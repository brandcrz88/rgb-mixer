==> flow/design.v <==
`default_nettype none
`timescale 1ns/1ns
module debounce #(
    parameter HIST_LEN = 8
)(
    input wire  clk,
    input wire  reset,
    input wire  button,
    output reg debounced
);
    localparam on_value = 2 ** HIST_LEN - 1 ;
    reg [HIST_LEN-1:0] button_hist;  
    always @(posedge clk) begin
        if (reset) begin
            button_hist <= 0;
            debounced <= 1'b0;
        end else begin 
                button_hist <= {button_hist[HIST_LEN-2:0], button};
            if(button_hist == on_value)           
                debounced <= 1'b1;
            else if(button_hist == {HIST_LEN{1'b0}})      
                debounced <= 1'b0;
        end
    end
endmodule
`default_nettype none
`timescale 1ns/1ns
module encoder #(
     parameter WIDTH = 8,
     parameter INCREMENT = 1'b1
    )
    (
     input wire a, 
     input wire b,
     input wire clk,
     input wire reset,
     output reg [WIDTH-1:0] value
    );
    reg old_a, old_b;
    always @(posedge clk) begin
	if (reset) begin
			value <= 0;
			old_a <= 0;
			old_b <= 0;
		end else begin
			old_a <= a;  
			old_b <= b;
			case({a, old_a, b, old_b})
				4'b1000 : value <= value + INCREMENT;
				4'b0111 : value <= value + INCREMENT;
				4'b0010 : value <= value - INCREMENT;
				4'b1101 : value <= value - INCREMENT;			
				default : value <= value;  
			endcase  
		end
    end
endmodule
`default_nettype none
`timescale 1ns/1ns
module pwm #(
    parameter INVERT = 0,  
    parameter WIDTH = 8
    )(
    input wire clk,
    input wire reset,
    output wire out,
    input wire [WIDTH-1:0] level
    );
    reg [WIDTH-1:0] counter;
    wire pwm_on = counter < level;  
    always @(posedge clk) begin
        if (reset) begin
            counter <= 0;
        end else begin
            counter <= counter + 1'b1;  
        end
    end
    assign out = reset ? 1'b0 :
        INVERT == 1'b0 ? pwm_on : !pwm_on;
endmodule
`default_nettype none   
`timescale 1ns/1ns
module rgb_mixer (
    input wire clk,
    input wire reset,
    input wire enc0_a,
    input wire enc0_b,
    input wire enc1_a,
    input wire enc1_b,
    input wire enc2_a,
    input wire enc2_b,
    output wire pwm0_out,
    output wire pwm1_out,
    output wire pwm2_out
);
    wire enc0_a_db, enc0_b_db;
    wire enc1_a_db, enc1_b_db;
    wire enc2_a_db, enc2_b_db;
    wire [7:0] enc0, enc1, enc2;
    debounce #(.HIST_LEN(8)) debounce0_a(.clk(clk), .reset(reset), .button(enc0_a), .debounced(enc0_a_db));
    debounce #(.HIST_LEN(8)) debounce0_b(.clk(clk), .reset(reset), .button(enc0_b), .debounced(enc0_b_db));
    debounce #(.HIST_LEN(8)) debounce1_a(.clk(clk), .reset(reset), .button(enc1_a), .debounced(enc1_a_db));
    debounce #(.HIST_LEN(8)) debounce1_b(.clk(clk), .reset(reset), .button(enc1_b), .debounced(enc1_b_db));
    debounce #(.HIST_LEN(8)) debounce2_a(.clk(clk), .reset(reset), .button(enc2_a), .debounced(enc2_a_db));
    debounce #(.HIST_LEN(8)) debounce2_b(.clk(clk), .reset(reset), .button(enc2_b), .debounced(enc2_b_db));
    encoder #(.WIDTH(8)) encoder0 (.clk(clk), .reset(reset), .a(enc0_a_db), .b(enc0_b_db), .value(enc0));
    encoder #(.WIDTH(8)) encoder1 (.clk(clk), .reset(reset), .a(enc1_a_db), .b(enc1_b_db), .value(enc1));
    encoder #(.WIDTH(8)) encoder2 (.clk(clk), .reset(reset), .a(enc2_a_db), .b(enc2_b_db), .value(enc2));
    pwm #(.WIDTH(8)) pwm0 (.clk(clk), .reset(reset), .level(enc0), .out(pwm0_out));
    pwm #(.WIDTH(8)) pwm1 (.clk(clk), .reset(reset), .level(enc1), .out(pwm1_out));
    pwm #(.WIDTH(8)) pwm2 (.clk(clk), .reset(reset), .level(enc2), .out(pwm2_out));
endmodule
==> Reports on rgb_mixer <==
The steps from the RTL of rgb_mixer to its reports follow in flow order.
Lines are those of the file above, counted from 1.
Cell names lack the library's common part.
{ "design": {"design": "rgb_mixer", "clk_port": "clk", "cell_library": "sky130hd", "corner": "tt_025C_1v80"} }

==> Word level <==
Counts by Yosys on the flattened word-level netlist (proc, flatten, opt, wreduce; memories kept). Register bits leave out memories and registers merged into their read ports (data or address). Print and check cells are left out. Cells with the same type and inputs are merged into one.
{ "bits": {"mem_bits_rw": 0, "romBits": 0, "latchBits": 0, "memories": 0, "wordCells": 93, "clocked_rd_ports_x_width": 0, "regBits": 108, "in_bits": 8} }
{ "classes": {"n_reduce_logical": 21, "n_shift": 0, "compare": 3, "bitwise": 0, "eq_ne": 18, "div_mod_pow": 0, "multipliers": 0, "n_addsub": 9, "mux": 18} }
{ "op_table": {"columns": ["op", "count"], "rows": [
  ["adder 8 x 1 -> 8 bit (second input constant)", 6],
  ["== test 8 bit (second input constant)", 6],
  ["zero test 8 bit", 6],
  ["parallel mux 8 bit (select 2 bit)", 3],
  ["== test 4 bit (second input constant)", 6],
  ["subtractor 8 x 1 -> 8 bit (second input constant)", 3],
  ["< comparator 8 bit", 3],
  ["nonzero test 2 bit", 9],
  ["two-way mux 1 bit", 15],
  ["OR reduction 2 bit", 6],
  ["== test 4 x 2 -> 1 bit (second input constant)", 3],
  ["== test 4 x 3 -> 1 bit (second input constant)", 3]
]} }

==> Depth <==
Yosys ltp: most cells in a row. Word level: on the elaborated netlist, between registers, memories and ports. Mapped: between sequential cells and ports; inverters and the memories' decode and read muxes count.
{ "logic_depth": {"ltp_word": 3, "abc_area": 0, "depth_mapped": 8} }

==> Mapped cells and area <==
Source: synth_stat.txt of the flow (Yosys; design flattened, memories mapped). It holds for the ABC_AREA given above (unset counts as 0); a run with the other value may have another netlist.
Totals and module areas in this step are rounded.
{ "types": {"columns": ["type", "count"], "rows": [
  ["dfxtp_1", 108],
  ["ha_1", 43],
  ["nor2b_1", 52],
  ["nor2_1", 45],
  ["xor2_1", 19],
  ["nand2_1", 38],
  ["xnor2_1", 15],
  ["a21oi_1", 26],
  ["nand3_1", 24],
  ["inv_1", 30],
  ["a21o_1", 14],
  ["o21ai_0", 18],
  ["nand2b_1", 12],
  ["a211oi_1", 8],
  ["fa_1", 3],
  ["or4_1", 7],
  ["clkbuf_1", 12],
  ["mux2_4", 3]
]} }
Other cell types: 30; their cells: 66.
{ "synth_totals": {"seqArea_um2": 2200, "yosys_area_um2": 5000, "n_buf": 13, "flip_flops": 108, "mapped_cells": 543} }
The figures by module come from a second, unflattened synthesis with its own total; it is not the netlist above.
{ "hier_totals": {"hier_cells": 522, "area_unflattened_um2": 5300} }
Rows give one instance, submodules left out.
{ "by_module": {"columns": ["module", "seq_area_um2", "mod_area_um2", "cells", "instances"], "rows": [
  ["encoder (WIDTH=8)", 200, 660, 71, 3],
  ["debounce (HIST_LEN=8)", 180, 310, 24, 6],
  ["pwm (WIDTH=8)", 160, 480, 55, 3],
  ["rgb_mixer", 0.0, 0.0, 0, 1]
]} }

==> Worst setup path after synthesis <==
OpenSTA on the mapped netlist: ideal clock, no wires. The path of least setup slack (recovery checks aside). Input and output delay are each 20% of the period. Register names are those of the netlist, which keeps one name where synthesis merged equal registers.
{ "synth_timing": {"kind": "reg-to-reg", "startpoint": "register debounce0_a.debounced", "endpoint": "register encoder0.value[7]", "stages": 9, "path_slack_ps": 1150, "required_ps": 3599, "n_path_buf": 0, "setup_time_ps": 121, "path_delay_ps": 2570, "t_arrival_ps": 2449, "tclk_ps": 3720, "synth_period_reached_ps": 2570} }
"path_delay_ps" is the arrival time less input delay plus setup time.
"stages": output pins that drive a net of the path, with the launching flip-flop's if there is one; two outputs of one cell count as two.
"synth_period_reached_ps" = period - worst setup slack (recovery checks aside). The figure is calculated, with input and output delays left at 20% of the set period.
Between the ends stands the longest chain of elaborated cells between them, by number of cells; it is not shown to be the way that was timed. Of several equally long chains one is given.
Each line given opens the expression or statement behind the cell; cells for indexed reads and writes are added by Yosys, which also makes memories of some case tables.
At most two assigning lines are given for a register; there are more.
{ "synth_between": {"path_cell_list": "dfxtp_1 -> or2b_1 -> o22ai_2 -> ha_1 -> a211oi_2 -> o31ai_2 -> a211oi_2 -> mux2_4 -> mux2_4", "elab_chain_len": 3} }
{ "synth_rtl": {"columns": ["element", "line_no", "rtl"], "rows": [
  ["start: declaration", 9, "output reg debounced"],
  ["start: assignment", 16, "debounced <= 1'b0;"],
  ["start: assignment", 20, "debounced <= 1'b1;"],
  ["== test 4 x 2 -> 1 bit", 48, "case({a, old_a, b, old_b})"],
  ["OR reduction 2 bit", null, null],
  ["parallel mux 8 bit (select 2 bit)", 48, null],
  ["end: assignment", 49, "4'b1000 : value <= value + INCREMENT;"],
  ["end: assignment", 50, "4'b0111 : value <= value + INCREMENT;"],
  ["end: declaration", 37, "output reg [WIDTH-1:0] value"]
]} }

==> Path in the finished layout <==
From the final timing report of run 1: the path of least setup slack in the routed layout; clock arrival at registers is part of the times.
The report prints the path's times to 10 ps; the period is as set.
{ "layout_timing": {"kind": "reg-to-output", "startpoint": "register encoder0.value[1]", "endpoint": "output port pwm0_out", "tclk_ps": 2670, "required_ps": 2140, "path_slack_ps": 150, "stages": 8, "n_path_buf": 1, "t_arrival_ps": 1990} }
Between the ends stands the longest chain of elaborated cells between them, by number of cells; it is not shown to be the way that was timed. Of several equally long chains one is given.
At most two assigning lines are given for a register; there are more.
{ "layout_between": {"path_cell_list": "dfxtp_4 -> inv_1 -> ha_1 -> a21o_1 -> a21o_1 -> a211oi_2 -> o21a_1 -> clkdlybuf4s15_1", "elab_chain_len": 2} }
{ "layout_rtl": {"columns": ["element", "line_no", "rtl"], "rows": [
  ["start: declaration", 37, "output reg [WIDTH-1:0] value"],
  ["start: assignment", 49, "4'b1000 : value <= value + INCREMENT;"],
  ["start: assignment", 50, "4'b0111 : value <= value + INCREMENT;"],
  ["< comparator 8 bit", 70, "wire pwm_on = counter < level;"],
  ["two-way mux 1 bit", 78, "assign out = reset ? 1'b0 :"],
  ["end: declaration", 92, "output wire pwm0_out,"]
]} }

Lab notebook: rgb_mixer

Settings and measured results of 2 stored flow runs for module rgb_mixer (sky130hd), not sorted in any way. The constraints put input and output delay at 20% of the set period each and load the outputs with 0.01 pF.
"achievedPeriod_ps" = clock period - worst setup slack. The figure is calculated, with input and output delays left at 20% of the set period.
"worst_path_time_ps": the worst setup path's part of the clock period (all of it between registers, 20% less for each end at a port) less its slack. A launch clock that arrives late makes it longer, a capture clock that arrives late makes it shorter.
"final_power_mw": no workload was simulated; the value follows from the tool's default switching activity.
"worst_path_time_ps" is given in steps of 10 ps.
Results are given in rounded form.
[
  {
    "run": "run 1",
    "settings": { "period_ns": 2.67, "CORE_UTILIZATION": 22, "PLACE_DENSITY_LB_ADDON": 0.04, "CELL_PAD_IN_SITES_GLOBAL_PLACEMENT": 3, "TNS_END_PERCENT": 30, "CTS_CLUSTER_SIZE": 65, "SLEW_MARGIN": 0, "MIN_ROUTING_LAYER": "met1", "CAP_MARGIN": 20, "CORE_MARGIN": 2 },
    "results": { "yosys.chip_area_um2": 5000, "die_area_um2": 24000, "final_cell_area_um2": 5900, "util_frac": 0.26, "final_setup_ws_ps": 150, "setupTns_ps": 0, "worst_hold_slack_ps": 460, "final_power_mw": 3.2, "achievedPeriod_ps": 2520, "worst_path_time_ps": 1990, "worst_path_kind": "reg-to-output" }
  },
  {
    "run": "run 2",
    "settings": { "period_ns": 3.11, "CORE_UTILIZATION": 55, "PLACE_DENSITY_LB_ADDON": 0.12, "HOLD_SLACK_MARGIN": 0.1, "CORE_ASPECT_RATIO": 1.18, "ABC_AREA": 1, "CTS_CLUSTER_DIAMETER": 330, "MAX_ROUTING_LAYER": "met4", "CAP_MARGIN": 20, "CORE_MARGIN": 2, "SLEW_MARGIN": 20 },
    "results": { "yosys.chip_area_um2": 5300, "die_area_um2": 10000, "final_cell_area_um2": 5700, "util_frac": 0.61, "final_setup_ws_ps": 280, "setupTns_ps": 0, "worst_hold_slack_ps": 430, "final_power_mw": 2.3, "achievedPeriod_ps": 2834, "worst_path_time_ps": 2210, "worst_path_kind": "reg-to-output" }
  }
]
